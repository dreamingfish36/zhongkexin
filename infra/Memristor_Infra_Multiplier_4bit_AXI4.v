==> flow/design.v <==
module Memristor_Infra_Booth_4bit (
    input wire clk                      ,  
    input wire rst                      ,  
    input wire start                    ,  
    input wire top                      ,  
    input wire bottom                   ,  
    input wire signed [3:0] delta_m     ,  
    output wire signed [7:0] result         
);
reg signed [7:0] phi;
assign result = phi;
initial begin
    phi <= 0                            ;
end
always @(posedge clk) begin
    if (rst) begin
        phi <= 0                        ;
    end
    else if (start) begin
        case({top,bottom})
            2'b00: phi <= phi >>> 1  ;
            2'b11: phi <= phi >>> 1  ;
            2'b10: phi <= $signed({( (phi[7:4] - delta_m)),phi[3:0]}) >>> 1  ;
            2'b01: phi <= $signed({( (phi[7:4] + delta_m)),phi[3:0]}) >>> 1  ;
        endcase
    end
end
endmodule
module Memristor_Infra_multiplier_4bit (
    input wire clk                          ,  
    input wire rst                          ,  
    input wire start                        ,  
    input wire signed [3:0] multiplier      ,  
    input wire signed [3:0] multiplicand    ,  
    output wire signed [7:0] result         ,  
    output wire done                           
);
wire top, bottom                            ;  
reg enable                                  ;  
reg [2:0] bit_counter                       ;  
reg [3:0] multiplier_reg                    ;  
reg [3:0] multiplicand_reg                  ;  
reg done_reg                                ;  
initial begin
    enable <= 1'b0                          ;
    bit_counter <= 3'd0                     ;
    multiplier_reg <= 4'd0                  ;
    multiplicand_reg <= 4'd0                ;
    done_reg <= 1'b0                        ;
end
assign done = done_reg                      ;
assign bottom = (bit_counter == 0) ? 1'b0 : multiplier_reg[bit_counter-1];
assign top = (bit_counter >= 4) ? 1'b0 : multiplier_reg[bit_counter]     ; 
Memristor_Infra_Booth_4bit booth_instance (
    .clk(clk)                                                           ,
    .rst(rst)                                                           ,
    .start(enable)                                                      ,
    .top(top)                                                           ,
    .bottom(bottom)                                                     ,
    .delta_m(multiplicand_reg)                                          ,
    .result(result)
)                                                                       ;
always @(posedge clk) begin
    if (rst) begin
        enable <= 1'b0                                                  ;
        bit_counter <= 3'd0                                             ;
        multiplier_reg <= 4'd0                                          ;
        multiplicand_reg <= 4'd0                                        ;
        done_reg <= 1'b0                                                ;
    end
    else if (start) begin
        if (!done_reg) begin 
            if (bit_counter == 3'd0 && !enable) begin
                multiplier_reg   <= multiplier                          ;
                multiplicand_reg <= multiplicand                        ;
                enable <= 1'b1                                          ;
                bit_counter <= 3'd0                                     ; 
            end
            else if (bit_counter < 3'd3) begin
                bit_counter <= bit_counter + 1'b1                       ;
            end
            else if (bit_counter == 3'd3) begin   
                enable <= 1'b0                                          ;
                bit_counter <= 3'd0                                     ;
                done_reg <= 1'b1                                        ;  
            end
        end
    end
end
endmodule
module Memristor_Infra_Multiplier_4bit_AXI4 (
    input wire ACLK,
    input wire ARESETn,
    input wire [31:0] AWADDR,
    input wire [2:0] AWPROT,
    input wire AWVALID,
    output wire AWREADY,
    input wire [31:0] WDATA,
    input wire [3:0] WSTRB,
    input wire WVALID,
    output wire WREADY,
    output wire [1:0] BRESP,
    output wire BVALID,
    input wire BREADY,
    input wire [31:0] ARADDR,
    input wire [2:0] ARPROT,
    input wire ARVALID,
    output wire ARREADY,
    output wire [31:0] RDATA,
    output wire [1:0] RRESP,
    output wire RVALID,
    input wire RREADY
);
    reg [31:0] control_reg;       
    reg [31:0] status_reg;        
    reg [31:0] multiplier_reg;    
    reg [31:0] multiplicand_reg;  
    reg [31:0] result_reg;        
    wire start;
    wire done;
    wire signed [7:0] result;
    reg write_state;
    reg write_done;
    localparam WRITE_IDLE = 1'b0;
    localparam WRITE_DATA = 1'b1;
    reg read_state;
    reg read_done;
    localparam READ_IDLE = 1'b0;
    localparam READ_DATA = 1'b1;
    reg awready_reg;
    reg wready_reg;
    reg [1:0] bresp_reg;
    reg bvalid_reg;
    reg arready_reg;
    reg [31:0] rdata_reg;
    reg [1:0] rresp_reg;
    reg rvalid_reg;
    localparam ADDR_CONTROL = 8'h00;
    localparam ADDR_STATUS = 8'h04;
    localparam ADDR_MULTIPLIER = 8'h08;
    localparam ADDR_MULTIPLICAND = 8'h0C;
    localparam ADDR_RESULT = 8'h10;
    localparam CTRL_START = 0;
    localparam CTRL_RESET = 1;
    localparam STAT_DONE = 0;
    initial begin
        control_reg = 32'h0;
        status_reg = 32'h0;
        multiplier_reg = 32'h0;
        multiplicand_reg = 32'h0;
        result_reg = 32'h0;
        write_state = WRITE_IDLE;
        write_done = 1'b0;
        read_state = READ_IDLE;
        read_done = 1'b0;
        awready_reg = 1'b1;
        wready_reg = 1'b1;
        bresp_reg = 2'b00;
        bvalid_reg = 1'b0;
        arready_reg = 1'b1;
        rdata_reg = 32'h0;
        rresp_reg = 2'b00;
        rvalid_reg = 1'b0;
    end
    Memristor_Infra_multiplier_4bit multiplier_inst (
        .clk(ACLK),
        .rst(~ARESETn),
        .start(start),
        .multiplier(multiplier_reg[3:0]),
        .multiplicand(multiplicand_reg[3:0]),
        .result(result),
        .done(done)
    );
    assign start = control_reg[CTRL_START];
    always @(posedge ACLK or negedge ARESETn) begin
        if (!ARESETn) begin
            status_reg <= 32'h0;
        end else begin
            status_reg[STAT_DONE] <= done;
        end
    end
    always @(posedge ACLK or negedge ARESETn) begin
        if (!ARESETn) begin
            write_state <= WRITE_IDLE;
            write_done <= 1'b0;
            control_reg <= 32'h0;
            multiplier_reg <= 32'h0;
            multiplicand_reg <= 32'h0;
            awready_reg <= 1'b1;
            wready_reg <= 1'b1;
            bvalid_reg <= 1'b0;
            bresp_reg <= 2'b00;
        end else begin
            case (write_state)
                WRITE_IDLE: begin
                    if (AWVALID && WVALID) begin
                        write_state <= WRITE_DATA;
                        awready_reg <= 1'b0;
                        wready_reg <= 1'b0;
                        bvalid_reg <= 1'b1;
                        case (AWADDR[7:0])
                            ADDR_CONTROL: control_reg <= WDATA;
                            ADDR_MULTIPLIER: multiplier_reg <= WDATA;
                            ADDR_MULTIPLICAND: multiplicand_reg <= WDATA;
                            default: begin end
                        endcase
                    end
                end
                WRITE_DATA: begin
                    if (BREADY) begin
                        write_state <= WRITE_IDLE;
                        write_done <= 1'b1;
                        awready_reg <= 1'b1;
                        wready_reg <= 1'b1;
                        bvalid_reg <= 1'b0;
                    end
                end
            endcase
        end
    end
    always @(posedge ACLK or negedge ARESETn) begin
        if (!ARESETn) begin
            read_state <= READ_IDLE;
            read_done <= 1'b0;
            arready_reg <= 1'b1;
            rvalid_reg <= 1'b0;
            rresp_reg <= 2'b00;
            rdata_reg <= 32'h0;
        end else begin
            case (read_state)
                READ_IDLE: begin
                    if (ARVALID) begin
                        read_state <= READ_DATA;
                        arready_reg <= 1'b0;
                        rvalid_reg <= 1'b1;
                        case (ARADDR[7:0])
                            ADDR_CONTROL: rdata_reg <= control_reg;
                            ADDR_STATUS: rdata_reg <= status_reg;
                            ADDR_MULTIPLIER: rdata_reg <= multiplier_reg;
                            ADDR_MULTIPLICAND: rdata_reg <= multiplicand_reg;
                            ADDR_RESULT: rdata_reg <= {24'h0, result};
                            default: rdata_reg <= 32'h0;
                        endcase
                    end
                end
                READ_DATA: begin
                    if (RREADY) begin
                        read_state <= READ_IDLE;
                        read_done <= 1'b1;
                        arready_reg <= 1'b1;
                        rvalid_reg <= 1'b0;
                    end
                end
            endcase
        end
    end
    assign AWREADY = awready_reg;
    assign WREADY = wready_reg;
    assign BRESP = bresp_reg;
    assign BVALID = bvalid_reg;
    assign ARREADY = arready_reg;
    assign RDATA = rdata_reg;
    assign RRESP = rresp_reg;
    assign RVALID = rvalid_reg;
endmodule 
Reports on Memristor_Infra_Multiplier_4bit_AXI4:

The steps from the RTL of Memristor_Infra_Multiplier_4bit_AXI4 to its reports follow in flow order.
Lines are those of the file above, counted from 1.
Cell names lack the library's common part.
A cell with n/a has no value.

* top module: Memristor_Infra_Multiplier_4bit_AXI4
* clock port: ACLK
* cell library: sky130hd
* library corner: tt_025C_1v80

Word-level counts:

Yosys after proc, flatten, opt, wreduce and memory -nomap, before mapping. Memory bits, and registers merged into a memory's read port (data or address), are not among the register bits. Print and check cells are not counted. Equal cells are merged and count once.

* add/subtract/negate cells: 4
* magnitude comparators: 2
* equal/unequal tests: 15
* shift-type cells: 2
* mux-type cells: 32
* bitwise logic cells: 4
* reductions and logical operators: 20

Operators by type and width (count)
* 32-bit parallel mux with 5-bit select: 1
* 4-bit by 32-bit indexed select with 1-bit output: 1
* 8-bit by 4-bit equality test with 1-bit output with constant B: 4
* 8-bit parallel mux with 3-bit select: 1
* 1-bit 2-to-1 mux: 21
* 8-bit zero test: 2
* 3-bit AND reduction: 5
* 1-bit parallel mux with 2-bit select: 6
* 3-bit 2-to-1 mux: 3
* 2-bit != test with constant B: 4
* 2-bit AND reduction: 4
* 8-bit by 3-bit equality test with 1-bit output with constant B: 1
* 8-bit by 5-bit equality test with 1-bit output with constant B: 1
* 1-bit NOT: 4
* 2-bit equality test with constant B: 2
* 3-bit by 1-bit subtractor with 4-bit output with constant B: 1
* 4-bit by 3-bit indexed select with 1-bit output: 1
* 4-bit adder: 1
* 4-bit subtractor: 1
* 4-bit AND reduction: 1
* 3-bit by 1-bit adder with 3-bit output with constant B: 1
* 3-bit by 2-bit < comparator with 1-bit output with constant B: 1
* 3-bit by 2-bit equality test with 1-bit output with constant B: 1
* 3-bit greater-or-equal comparator with constant B: 1
* 3-bit zero test: 1
* 3-bit nonzero test: 1
* 1-bit logical AND: 2
* 2-bit by 1-bit equality test with 1-bit output with constant B: 1

Not listed: further kinds 5, cells in them 5.

* register bits: 156
* input port bits: 113

Depth:

Yosys ltp: most cells in a row. Word level: on the elaborated netlist, between registers, memories and ports. Mapped: between sequential cells and ports; inverters and the memories' decode and read muxes count.

* depth in word-level cells: 7
* ABC_AREA: 0
* gate-level depth with buffers: 12
* depth with buffers taken out: 11

Mapped cells and area:

Source: synth_stat.txt of the flow (Yosys; design flattened, memories mapped). It holds for the ABC_AREA given above (unset counts as 0); a run with the other value may have another netlist.

* standard cells after synthesis: 549
* chip area (Yosys): 7288.2 sq um
* flip-flop cells: 156
* buffers: 36

Cell types (count)
* dfrtp_1: 133
* mux2_2: 47
* mux2i_1: 48
* mux2_4: 30
* dfxtp_1: 21
* a22o_1: 31
* mux2_1: 19
* o2bb2ai_1: 24
* ha_1: 12
* nor2b_1: 18
* buf_6: 9
* buf_4: 10
* a22oi_1: 9
* nand2_1: 17
* inv_1: 15
* o22ai_1: 9
* dfstp_2: 2
* nor2_1: 12

Not listed: further types 37, cells in them 83.
The figures by module come from a second, unflattened synthesis with its own total; it is not the netlist above.

* cells (unflattened synthesis): 564
* area (unflattened synthesis): 7444.6 sq um

Each row is one instance without its submodules.

Modules
* Memristor_Infra_Multiplier_4bit_AXI4: times used 1, cells 411, area 6047.0 sq um, sequential area 3380.7 sq um
* Memristor_Infra_multiplier_4bit: times used 1, cells 83, area 785.8 sq um, sequential area 260.2 sq um
* Memristor_Infra_Booth_4bit: times used 1, cells 70, area 611.8 sq um, sequential area 160.2 sq um

Timing after synthesis:

Source: OpenSTA report_checks on the synthesized netlist (no wires, ideal clock, input and output delay 20% of the period each), path of least setup slack; recovery checks are left aside. Register names are those of the netlist, which keeps one name where synthesis merged equal registers.

* kind: reg2reg
* from: register multiplier_inst.bit_counter[0]
* to: register multiplier_inst.booth_instance.phi[6]
* clock period: 3520 ps
* setup time: 127 ps
* time at the first pin: 0 ps
* arrival time: 2240 ps
* required time: 3393 ps
* path slack: 1153 ps
* delay of the path: 2367 ps
* driving pins on the path: 11
* buffers on the path: 1
* period reached after synthesis: 2367 ps

"delay of the path" is the arrival time less input delay plus setup time.
"driving pins on the path" counts driving pins, that of a launching flip-flop among them; a cell with two outputs on the path counts twice.
"period reached after synthesis" is the clock period less the worst setup slack; recovery checks do not enter. This is arithmetic on one report: input and output delays are still those of the set period (20% each).
The rows between start and end are the longest chain of elaborated cells between them; the timing report does not say that the signal goes this way. Where chains are equally long, one stands for them.
Each line given opens the expression or statement behind the cell; cells for indexed reads and writes are added by Yosys, which also makes memories of some case tables.
At most two assigning lines are given for a register; there are more.

* cells stage by stage: dfxtp_1 -> buf_2 -> inv_1 -> ha_1 -> a2111oi_0 -> a21oi_1 -> a211oi_1 -> ha_1 -> nand2b_1 -> a221oi_1 -> nor2_1
* length of the longest elaborated chain: 6
* elaborated cells between the ends (all ways): 13
* classes of those cells: add/sub (1); compare (1); eq/ne (3); shift (2); mux (3); reduce/logical (3)

RTL lines, path after synthesis
* from (decl): RTL line 40 `reg [2:0] bit_counter                       ;`
* from (assign): RTL line 66 `bit_counter <= 3'd0                                             ;`
* from (assign): RTL line 80 `bit_counter <= bit_counter + 1'b1                       ;`
* 3-bit by 1-bit subtractor with 4-bit output: RTL line 52 `assign bottom = (bit_counter == 0) ? 1'b0 : multiplier_reg[bit_counter-1];`
* 4-bit by 32-bit indexed select with 1-bit output: RTL line 52
* 1-bit 2-to-1 mux: RTL line 52
* 2-bit equality test: RTL line 20 `case({top,bottom})`
* 2-bit OR reduction
* 8-bit parallel mux with 3-bit select: RTL line 20
* to (assign): RTL line 21 `2'b00: phi <= phi >>> 1  ;`
* to (assign): RTL line 22 `2'b11: phi <= phi >>> 1  ;`
* to (decl): RTL line 10 `reg signed [7:0] phi;`

Timing after layout:

Path of least setup slack in the final report of run 1 (OpenROAD, finished layout, wires in). Where an end is a register, its clock arrival counts in the times.
The report prints the path's times to 10 ps; the period is as set.

* kind: in2reg
* from: input AWADDR[1]
* to: register multiplicand_reg[27]
* clock period: 4880 ps
* setup time: 110 ps
* time at the first pin: 980 ps
* arrival time: 3370 ps
* required time: 5190 ps
* path slack: 1820 ps
* driving pins on the path: 6
* buffers on the path: 2

The rows between start and end are the longest chain of elaborated cells between them; the timing report does not say that the signal goes this way. Where chains are equally long, one stands for them.

* cells stage by stage: clkdlybuf4s50_1 -> nor4_2 -> nand4bb_2 -> nor2_4 -> buf_4 -> mux2_2
* length of the longest elaborated chain: 2
* elaborated cells between the ends (all ways): 2
* classes of those cells: eq/ne (1); reduce/logical (1)

RTL lines, path post-layout
* from (decl): RTL line 94 `input wire [31:0] AWADDR,`
* 8-bit by 4-bit equality test with 1-bit output: RTL line 201 `case (AWADDR[7:0])`
* 3-bit AND reduction
* to (assign): RTL line 188 `multiplicand_reg <= 32'h0;`
* to (assign): RTL line 204 `ADDR_MULTIPLICAND: multiplicand_reg <= WDATA;`
* to (decl): RTL line 117 `reg [31:0] multiplicand_reg;`

Lab notebook: Memristor_Infra_Multiplier_4bit_AXI4

Top module Memristor_Infra_Multiplier_4bit_AXI4; platform sky130hd; tools Yosys and OpenROAD; 2 stored runs in no particular order. Input and output delays are each 20% of the period that was set; the output load is 0.01 pF.
"period reached" is the run's clock period less its worst setup slack. It is reckoned from that one timing run; input and output delays stay at 20% of the period that was set.
By "time of the worst setup path" is meant the share of the clock period that the worst setup path is allowed (20% is reserved at inputs, 20% at outputs), minus its slack. Clock arrival times at its registers enter into it.
By "power consumption" is meant OpenSTA's value without simulated activity: inputs other than the clock are taken to toggle once in ten clock periods, and the tool carries that through the logic.
"time of the worst setup path" is known to 10 ps.

### Run 1

==> flow/run.sh <==
#!/bin/bash
# the make line also repeats the synthesis and layout settings of config.mk as NAME=value (left out here)
make -C /OpenROAD-flow-scripts/flow DESIGN_CONFIG=/design/flow/config.mk WORK_HOME=/design/flow/orfs CLKGATE_MAP_FILE= finish
==> flow/config.mk <==
export PLATFORM = sky130hd
export DESIGN_NAME = Memristor_Infra_Multiplier_4bit_AXI4
export DESIGN_NICKNAME = Memristor_Infra_Multiplier_4bit_AXI4
export VERILOG_FILES = /design/flow/design.v
export SDC_FILE = /design/flow/constraint.sdc
export NUM_CORES = 4
export LEC_CHECK = 0
export CAP_MARGIN = 35
export CELL_PAD_IN_SITES_DETAIL_PLACEMENT = 2
export CORE_MARGIN = 2
export CORE_UTILIZATION = 23
export CTS_CLUSTER_DIAMETER = 32
export CTS_CLUSTER_SIZE = 68
export GPL_ROUTABILITY_DRIVEN = 1
export SLEW_MARGIN = 20
==> flow/constraint.sdc <==
create_clock -name core_clock -period 4.88 [get_ports {ACLK}]
set_input_delay 0.9760 -clock core_clock [delete_from_list [all_inputs] [get_ports {ACLK}]]
set_output_delay 0.9760 -clock core_clock [all_outputs]
set_load 0.01 [all_outputs]

Results of run 1:
- Cell area after synthesis: 7,288.2 sq um
- Area inside the die boundary: 33,127.6 sq um
- Standard-cell area of the final layout: 9,277.6 sq um
- Setup slack of the worst path: 1,819 ps
- Power consumption: 3.026 mW
- Period reached: 3,061 ps
- Time of the worst setup path: 2,080 ps
- Critical path type: in2reg

### Run 2

==> flow/run.sh <==
#!/bin/bash
# the make line also repeats the synthesis and layout settings of config.mk as NAME=value (left out here)
make -C /OpenROAD-flow-scripts/flow DESIGN_CONFIG=/design/flow/config.mk WORK_HOME=/design/flow/orfs CLKGATE_MAP_FILE= finish
==> flow/config.mk <==
export PLATFORM = sky130hd
export DESIGN_NAME = Memristor_Infra_Multiplier_4bit_AXI4
export DESIGN_NICKNAME = Memristor_Infra_Multiplier_4bit_AXI4
export VERILOG_FILES = /design/flow/design.v
export SDC_FILE = /design/flow/constraint.sdc
export NUM_CORES = 4
export LEC_CHECK = 0
export CAP_MARGIN = 20
export CELL_PAD_IN_SITES_DETAIL_PLACEMENT = 2
export CORE_MARGIN = 2
export CORE_UTILIZATION = 66
export GPL_ROUTABILITY_DRIVEN = 1
export GPL_TIMING_DRIVEN = 0
export MIN_ROUTING_LAYER = met2
export PLACE_DENSITY = 0.56
export SLEW_MARGIN = 20
==> flow/constraint.sdc <==
create_clock -name core_clock -period 1.73 [get_ports {ACLK}]
set_input_delay 0.3460 -clock core_clock [delete_from_list [all_inputs] [get_ports {ACLK}]]
set_output_delay 0.3460 -clock core_clock [all_outputs]
set_load 0.01 [all_outputs]

Outcome of run 2: no final report: placement broke off with DPL-0033
